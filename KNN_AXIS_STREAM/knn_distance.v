==> flow/design.v <==
module knn_distance #(
	parameter data_with=32
)(
    input clk,
    input rst,
    input [data_with-1:0] x_data_df,
    input [data_with-1:0] y_data_df,
    input [data_with-1:0] new_x_data_point,
    input [data_with-1:0] new_y_data_point,
    output reg [data_with-1:0] distance 
);
reg [data_with-1:0] dx_reg, dy_reg;        
reg [data_with*2-1:0] dx_sq, dy_sq;         
reg [data_with*2-1:0] sum_sq;               
wire [16:0] sqrt_out;                       
knn_sqrt_pipeline knn_sqrt_pipeline_inst(
    .clk(clk),
    .rst(rst),
    .data_in(sum_sq[31:0]), 
    .data_out(sqrt_out)
);
always @(posedge clk) begin
    if (rst) begin
        dx_reg <= 0;
        dy_reg <= 0;
    end else begin
        dx_reg <= new_x_data_point - x_data_df;
        dy_reg <= new_y_data_point - y_data_df;
    end
end
always @(posedge clk) begin
    if (rst) begin
        dx_sq <= 0;
        dy_sq <= 0;
    end else begin
        dx_sq <= dx_reg * dx_reg;
        dy_sq <= dy_reg * dy_reg;
    end
end
always @(posedge clk) begin
    if (rst) begin
        sum_sq <= 0;
    end else begin
        sum_sq <= dx_sq + dy_sq;
    end
end
always @(posedge clk) begin
    if (rst) begin
        distance <= 0;
    end else begin
        distance <= {15'b0, sqrt_out};
    end
end
endmodule
module knn_sqrt_pipeline #(parameter data_with=32)(
    input  wire        clk,       
    input  wire        rst,       
    input  wire [32:0] data_in,   
    output reg  [16:0] data_out   
);
reg [32:0] rem [0:16];  
reg [16:0] quo [0:16];  
integer i;
always @(posedge clk) begin
    if (rst) begin
        for (i = 0; i <= 16; i = i + 1) begin
            rem[i] <= 0;
            quo[i] <= 0;
        end
        data_out <= 0;
    end else begin
        rem[0] <= data_in;
        quo[0] <= 0;
        for (i = 0; i < 16; i = i + 1) begin
            if (rem[i][32] == 0) begin   
                rem[i+1] <= {rem[i][31:0], 2'b00} - {quo[i], 2'b01};
                quo[i+1] <= {quo[i][15:0], 1'b1};
            end else begin                
                rem[i+1] <= {rem[i][31:0], 2'b00} + {quo[i], 2'b11};
                quo[i+1] <= {quo[i][15:0], 1'b0};
            end
        end
        if (rem[16][32] == 0) begin
            data_out <= quo[16];
        end else begin
            data_out <= quo[16] - 1;   
        end
    end
end
endmodule
* Reports on knn_distance
What the tools print for knn_distance, step after step. Lines are those of the file above, counted from 1. Library cell names are shortened. The mark -- stands for no value.
Design: top module knn_distance, clock port clk, library sky130hd, library corner tt_025C_1v80

* Elaborated design
Yosys after proc, flatten, opt, wreduce and memory -nomap, before mapping. Enables and synchronous resets that opt folds into registers are not counted as muxes. Print and check cells are not counted. Equal cells are merged and count once.
Word-level totals: input port bits 130, register bits after elaboration 901, output and inout bits 32
Operators by class: $add $sub $neg 35, $mul 2, multiplexer cells 31
Operator list (count):
- multiplier 32 x 32 -> 31 bit | 2
- 2-to-1 mux 33 bit | 15
- subtractor 32 bit | 2
- subtractor 33 x 1 -> 33 bit with constant B | 1
- adder 33 x 10 -> 33 bit | 1
- subtractor 33 x 10 -> 33 bit | 1
- adder 33 x 11 -> 33 bit | 1
- subtractor 33 x 11 -> 33 bit | 1
- adder 33 x 12 -> 33 bit | 1
- subtractor 33 x 12 -> 33 bit | 1
- adder 33 x 13 -> 33 bit | 1
- subtractor 33 x 13 -> 33 bit | 1
- adder 33 x 14 -> 33 bit | 1
- subtractor 33 x 14 -> 33 bit | 1
- adder 33 x 15 -> 33 bit | 1
- subtractor 33 x 15 -> 33 bit | 1
- adder 33 x 16 -> 33 bit | 1
- subtractor 33 x 16 -> 33 bit | 1
- adder 33 x 17 -> 33 bit | 1
- subtractor 33 x 17 -> 33 bit | 1
- adder 33 x 3 -> 33 bit | 1
- subtractor 33 x 3 -> 33 bit | 1
- adder 33 x 4 -> 33 bit | 1
- subtractor 33 x 4 -> 33 bit | 1
- adder 33 x 5 -> 33 bit | 1
- subtractor 33 x 5 -> 33 bit | 1
- adder 33 x 6 -> 33 bit | 1
- subtractor 33 x 6 -> 33 bit | 1
Not listed: further kinds 10, cells in them 24.

* Logic depth
Depth = most cells in a row (Yosys ltp): at word level without a register or memory, in the mapped netlist without a sequential cell, where the memories' decode and read muxes count.
Depth: word-level depth 2, ABC_AREA 0, mapped depth 30, mapped depth without buffers 28

* Synthesis result
Source: synth_stat.txt of the flow (Yosys; design flattened, memories mapped). It holds for the ABC_AREA given above (unset counts as 0); a run with the other value may have another netlist. The area totals of this step are shown rounded.
Synthesis totals: cell count 7900, sequential area 16100 µm², flip-flops 802, mapped area 68300 µm²
Cell types (count):
- dfxtp_1 | 802
- fa_1 | 710
- ha_1 | 568
- inv_1 | 1122
- nor2_1 | 1017
- xnor2_1 | 317
- xor2_1 | 261
- nand2_1 | 462
- a21oi_1 | 328
- and2_1 | 256
- o21ai_0 | 258
- clkbuf_1 | 229
- a21o_1 | 113
- nor3_1 | 157
- nor2b_1 | 110
- or3_1 | 103
- nand3_1 | 122
- and3_1 | 71
Not listed: further types 71, cells in them 894. The figures by module come from a second, unflattened synthesis with its own total; it is not the netlist above.
Unflattened totals: cell total of the unflattened synthesis 8818, area (unflattened synthesis) 74500 µm²
Each row is one instance without its submodules.
Modules:
- knn_sqrt_pipeline | cells 4805, instances 1, area 38200 µm², seq. area 12800 µm²
- knn_distance | cells 4013, instances 1, area 36200 µm², seq. area 3460 µm²

* Worst setup path after synthesis
Path of least setup slack by OpenSTA after synthesis, without wires, with an ideal clock, recovery checks aside; 20% of the period is set as input and as output delay. Where synthesis merged equal registers, the netlist keeps one of their names.
Path after synthesis: kind flip-flop to flip-flop, start register dy_reg[9], end register dy_sq[29], delay of the path 7.288 ns, clock period 8.91 ns, library setup time 0.079 ns, path slack 1.622 ns, stages 24, arrival time 7.209 ns, path buffers 2, launch time at the first pin 0.000 ns, required time 8.831 ns, synthesis period reached 7.288 ns
"delay of the path" = arrival - input delay + setup time. "stages" counts driving pins, that of a launching flip-flop among them; a cell with two outputs on the path counts twice. "synthesis period reached" = period - worst setup slack (recovery checks aside). The figure is calculated, with input and output delays left at 20% of the set period. The rows between start and end are the longest chain of elaborated cells between them; the timing report does not say that the signal goes this way. Where chains are equally long, one stands for them. Each line given opens the expression or statement behind the cell; cells for indexed reads and writes are added by Yosys, which also makes memories of some case tables.
On the way, after synthesis: path through dfxtp_1 -> clkbuf_1 -> clkbuf_1 -> nand2_1 -> fa_1 -> fa_1 -> fa_1 -> inv_1 -> fa_1 -> inv_1 -> fa_1 -> inv_1 -> fa_1 -> fa_1 -> fa_1 -> ha_1 -> nand4_1 -> or2_2 -> or4b_2 -> a21boi_0 -> o21ai_0 -> a21boi_0 -> nand4b_1 -> o211ai_1, length of the longest elaborated chain 1, elaborated cells between the ends (all ways) 1, RTL lines with such cells 1, those cells by class mul (1)
Ends and longest elaborated chain, after synthesis:
- start: declaration | line 12 | reg [data_with-1:0] dx_reg, dy_reg;
- start: assignment | line 25 | dy_reg <= 0;
- start: assignment | line 28 | dy_reg <= new_y_data_point - y_data_df;
- multiplier 32 x 32 -> 31 bit | line 37 | dy_sq <= dy_reg * dy_reg;
- end: assignment | line 34 | dy_sq <= 0;
- end: assignment | line 37

* Path in the finished layout
From the final timing report of run 1: the path of least setup slack in the routed layout; clock arrival at registers is part of the times.
Path after layout: kind flip-flop to flip-flop, start register dy_reg[6], end register dy_sq[30], stages 26, clock period 5.95 ns, path slack -0.83 ns, path buffers 2, library setup time 0.13 ns, arrival time 7.38 ns, required time 6.55 ns, launch time at the first pin 0.73 ns
The rows between start and end are the longest chain of elaborated cells between them; the timing report does not say that the signal goes this way. Where chains are equally long, one stands for them.
On the way, after layout: path through dfxtp_4 -> buf_6 -> and2_4 -> fa_1 -> inv_1 -> fa_1 -> inv_2 -> fa_1 -> inv_2 -> fa_1 -> inv_1 -> fa_1 -> fa_1 -> fa_1 -> fa_1 -> ha_4 -> nand4_1 -> or2_4 -> buf_4 -> o22a_1 -> o2111a_2 -> or3_1 -> nand4_1 -> a21oi_2 -> xnor2_1 -> nor2_1, length of the longest elaborated chain 1, elaborated cells between the ends (all ways) 1, RTL lines with such cells 1, those cells by class mul (1)
Ends and longest elaborated chain, after layout:
- start: declaration | line 12 | reg [data_with-1:0] dx_reg, dy_reg;
- start: assignment | line 25 | dy_reg <= 0;
- start: assignment | line 28 | dy_reg <= new_y_data_point - y_data_df;
- multiplier 32 x 32 -> 31 bit | line 37 | dy_sq <= dy_reg * dy_reg;
- end: assignment | line 34 | dy_sq <= 0;
- end: assignment | line 37

==> runs of knn_distance <==
Settings and measured results of 2 stored flow runs for module knn_distance (sky130hd), not sorted in any way. The constraints put input and output delay at 20% of the set period each and load the outputs with 0.01 pF.
By "power" is meant OpenSTA's value without simulated activity: inputs other than the clock are taken to toggle once in ten clock periods, and the tool carries that through the logic.
Measured values are rounded.
[run 1] settings: period_ns=5.95, CORE_UTILIZATION=28, SETUP_SLACK_MARGIN=-0.32, PLACE_DENSITY_LB_ADDON=0.0, CELL_PAD_IN_SITES_GLOBAL_PLACEMENT=2, TNS_END_PERCENT=60, GPL_TIMING_DRIVEN=1, SLEW_MARGIN=30, CAP_MARGIN=20, CORE_MARGIN=2
[run 1] result: chip area after synthesis (Yosys) 68300 µm², die area 248000 µm², standard-cell area of the final layout 81700 µm², utilization 0.336, worst setup slack after layout -0.833 ns, worst hold slack 0.423 ns, power 49.2 mW
[run 2] settings: period_ns=9.34, CORE_UTILIZATION=24, PLACE_DENSITY=0.85, CORE_MARGIN=10, TNS_END_PERCENT=70, CTS_CLUSTER_DIAMETER=75, MIN_ROUTING_LAYER=met1, MAX_ROUTING_LAYER=met4, CAP_MARGIN=20, SLEW_MARGIN=20
[run 2] result: chip area after synthesis (Yosys) 68300 µm², die area 306000 µm², standard-cell area of the final layout 76300 µm², utilization 0.27, worst setup slack after layout 1.36 ns, worst hold slack 0.428 ns, power 24.5 mW
