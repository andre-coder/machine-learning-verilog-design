==> flow/design.v <==
module axi_stream_interface (
    input  wire        clk,
    input  wire        reset_n,
    input  wire [15:0] adc_data_in,
    input  wire        adc_data_valid,
    output reg         m_axis_tvalid,
    input  wire        m_axis_tready,
    output reg [15:0]  m_axis_tdata,
    output reg         m_axis_tlast,
    input  wire        s_axis_tvalid,
    output wire        s_axis_tready,
    input  wire [15:0] s_axis_tdata,
    input  wire        s_axis_tlast,
    output reg [15:0]  data_from_ps
);
    always @(posedge clk or negedge reset_n) begin
        if (!reset_n) begin
            m_axis_tvalid <= 0;
            m_axis_tdata  <= 0;
            m_axis_tlast  <= 0;
        end else begin
            if (adc_data_valid) begin
                m_axis_tdata  <= adc_data_in;
                m_axis_tvalid <= 1;
                m_axis_tlast  <= 0;  
            end
            if (m_axis_tvalid && m_axis_tready) begin
                m_axis_tvalid <= 0;
            end
        end
    end
    assign s_axis_tready = 1'b1;  
    always @(posedge clk or negedge reset_n) begin
        if (!reset_n) begin
            data_from_ps <= 16'd0;
        end else begin
            if (s_axis_tvalid && s_axis_tready) begin
                data_from_ps <= s_axis_tdata;   
            end
        end
    end
endmodule
-- Reports on axi_stream_interface
What the tools print for axi_stream_interface, step after step.
Lines are those of the file above, counted from 1.
Operators: Yosys type, input widths -> output width; for muxes data width and select width s.
Library cell names are shortened.
Not given: -
- top module: axi_stream_interface
- clock: clk
- library: sky130hd
- timing corner: tt_025C_1v80

-- Word-level counts
Counts by Yosys on the flattened word-level netlist (proc, flatten, opt, wreduce; memories kept). Register bits leave out memories and registers merged into their read ports (data or address). Print and check cells are left out. Cells with the same type and inputs are merged into one.
- elaborated cells at 7
- noted output and inout bits: 35
- bits in registers: 33
- mux-type cells: 2
- reduce/logical cells: 2
- operator list (kind ; count):
    $reduce_bool 2->1 ; 1
    $mux 1 ; 2
    $logic_and 1x1->1 ; 1

-- Longest topological paths
Longest topological path by Yosys (ltp), each cell counted once; first at word level (registers and memories cut), then after technology mapping (sequential cells cut; the memories' decode and read muxes count).
- noted depth in word-level cells: 2
- noted ABC_AREA: 0
- noted gate-level depth with buffers: 4
- depth with buffers taken out: 2

-- Mapped cells and area
Source: synth_stat.txt of the flow (Yosys; design flattened, memories mapped). It holds for the ABC_AREA given above (unset counts as 0); a run with the other value may have another netlist.
Totals and module areas in this step are rounded.
- cell area after synthesis: 0.00136 mm2
- flip-flops: 33
- cell count: 75
- buffers: 6
- cells by type (cell ; count ; area in all (um2)):
    dfrtp_1 ; 33 ; 825.792
    mux2_4 ; 19 ; 285.274
    mux2_2 ; 13 ; 146.39
    buf_12 ; 2 ; 40.038
    buf_6 ; 2 ; 22.522
    buf_4 ; 2 ; 15.014
    mux2i_1 ; 1 ; 10.01
    conb_1 ; 2 ; 7.507
    inv_1 ; 1 ; 3.754

-- Timing after synthesis
OpenSTA on the mapped netlist: ideal clock, no wires. The path of least setup slack (recovery checks aside). Input and output delay are each 20% of the period. Register names are those of the netlist, which keeps one name where synthesis merged equal registers.
- path kind: input to register
- from: in adc_data_valid
- to: reg m_axis_tdata[10]
- slack: 0.417 ns
- launch time at the first pin at 0.270 ns
- noted data required time: 1.225 ns
- arrival time at 0.808 ns
- driving pins on the path at 3
- noted buffers on the path: 2
- period at 1.35 ns
- noted path delay: 0.663 ns
- noted period reached after synthesis: 0.933 ns
"path delay" is the arrival time less input delay plus setup time.
"driving pins on the path": output pins that drive a net of the path, with the launching flip-flop's if there is one; two outputs of one cell count as two.
"period reached after synthesis" = period - worst setup slack (recovery checks aside). The figure is calculated, with input and output delays left at 20% of the set period.
- cells stage by stage: buf_6 buf_12 mux2_4
- length of the longest elaborated chain: 0
- elaborated cells between the ends (all ways): 0
- RTL lines with such cells at 0
- RTL lines, path after synthesis (what ; line ; text):
    start: declaration ; 5 ; input  wire        adc_data_valid,
    end: assignment ; 19 ; m_axis_tdata  <= 0;
    end: assignment ; 23 ; m_axis_tdata  <= adc_data_in;
    end: declaration ; 8 ; output reg [15:0]  m_axis_tdata,

-- Path in the finished layout
From the final timing report of job 1: the path of least setup slack in the routed layout; clock arrival at registers is part of the times.
- path kind: register to output
- from: reg m_axis_tdata[10]
- to: out m_axis_tdata[10]
- period at 1.01 ns
- noted buffers on the path: 1
- slack: -0.07 ns
- arrival time at 0.87 ns
- noted data required time: 0.81 ns
- launch time at the first pin at 0.33 ns
- external output delay: 0.20 ns
- driving pins on the path at 2
- cells stage by stage: dfrtp_1 buf_2
- length of the longest elaborated chain: 0
- elaborated cells between the ends (all ways): 0
- RTL lines with such cells at 0
- RTL lines, path after layout (what ; line ; text):
    start: declaration ; 8 ; output reg [15:0]  m_axis_tdata,
    start: assignment ; 19 ; m_axis_tdata  <= 0;
    start: assignment ; 23 ; m_axis_tdata  <= adc_data_in;
    end: declaration ; 8 ;

Flow measurements of axi_stream_interface on sky130hd: 2 stored runs with different settings, listed in no order. Input and output delays are each 20% of the period that was set; the output load is 0.01 pF.
"period achieved" = clock period - worst setup slack. The figure is calculated, with input and output delays left at 20% of the set period.
"critical path time" means the part of the period allowed to the worst setup path (the constraints hold back 20% at inputs and 20% at outputs) less its slack; where the path has registers, the arrival times of their clocks count too.
By "total power of the final layout" is meant OpenSTA's value without simulated activity: inputs other than the clock are taken to toggle once in ten clock periods, and the tool carries that through the logic.
The measured numbers are rounded.

Job 1
Settings were period_ns = 1.01; CAP_MARGIN = 20; CORE_MARGIN = 2; CORE_UTILIZATION = 40; SLEW_MARGIN = 20
- setup slack of the critical path: -0.066 ns
- post-synthesis cell area at 0.00136 mm2
- utilization in the final report: 68.3 %
- noted the total power of the final layout: 3.04 mW
- period achieved at 1.076 ns
- noted the overall die area: 0.00387 mm2
- total negative slack: -1.37 ns
- standard-cell area after layout: 0.00224 mm2
- noted the critical path time: 0.87 ns
- critical path type: register to output

Job 2
Settings were period_ns = 0.903; CORE_UTILIZATION = 23; SETUP_SLACK_MARGIN = -0.07; HOLD_SLACK_MARGIN = 0.23; CELL_PAD_IN_SITES_GLOBAL_PLACEMENT = 2; CELL_PAD_IN_SITES_DETAIL_PLACEMENT = 2; TNS_END_PERCENT = 20; ABC_AREA = 1; CTS_CLUSTER_SIZE = 36; CAP_MARGIN = 40; SLEW_MARGIN = 20; MIN_ROUTING_LAYER = met2; MAX_ROUTING_LAYER = met4; CORE_MARGIN = 2
- setup slack of the critical path: -0.106 ns
- post-synthesis cell area at 0.00132 mm2
- utilization in the final report: 39.7 %
- noted the total power of the final layout: 3.73 mW
- period achieved at 1.009 ns
- noted the overall die area: 0.00638 mm2
- total negative slack: -2.83 ns
- standard-cell area after layout: 0.0022 mm2
- noted the critical path time: 0.83 ns
- critical path type: register to output
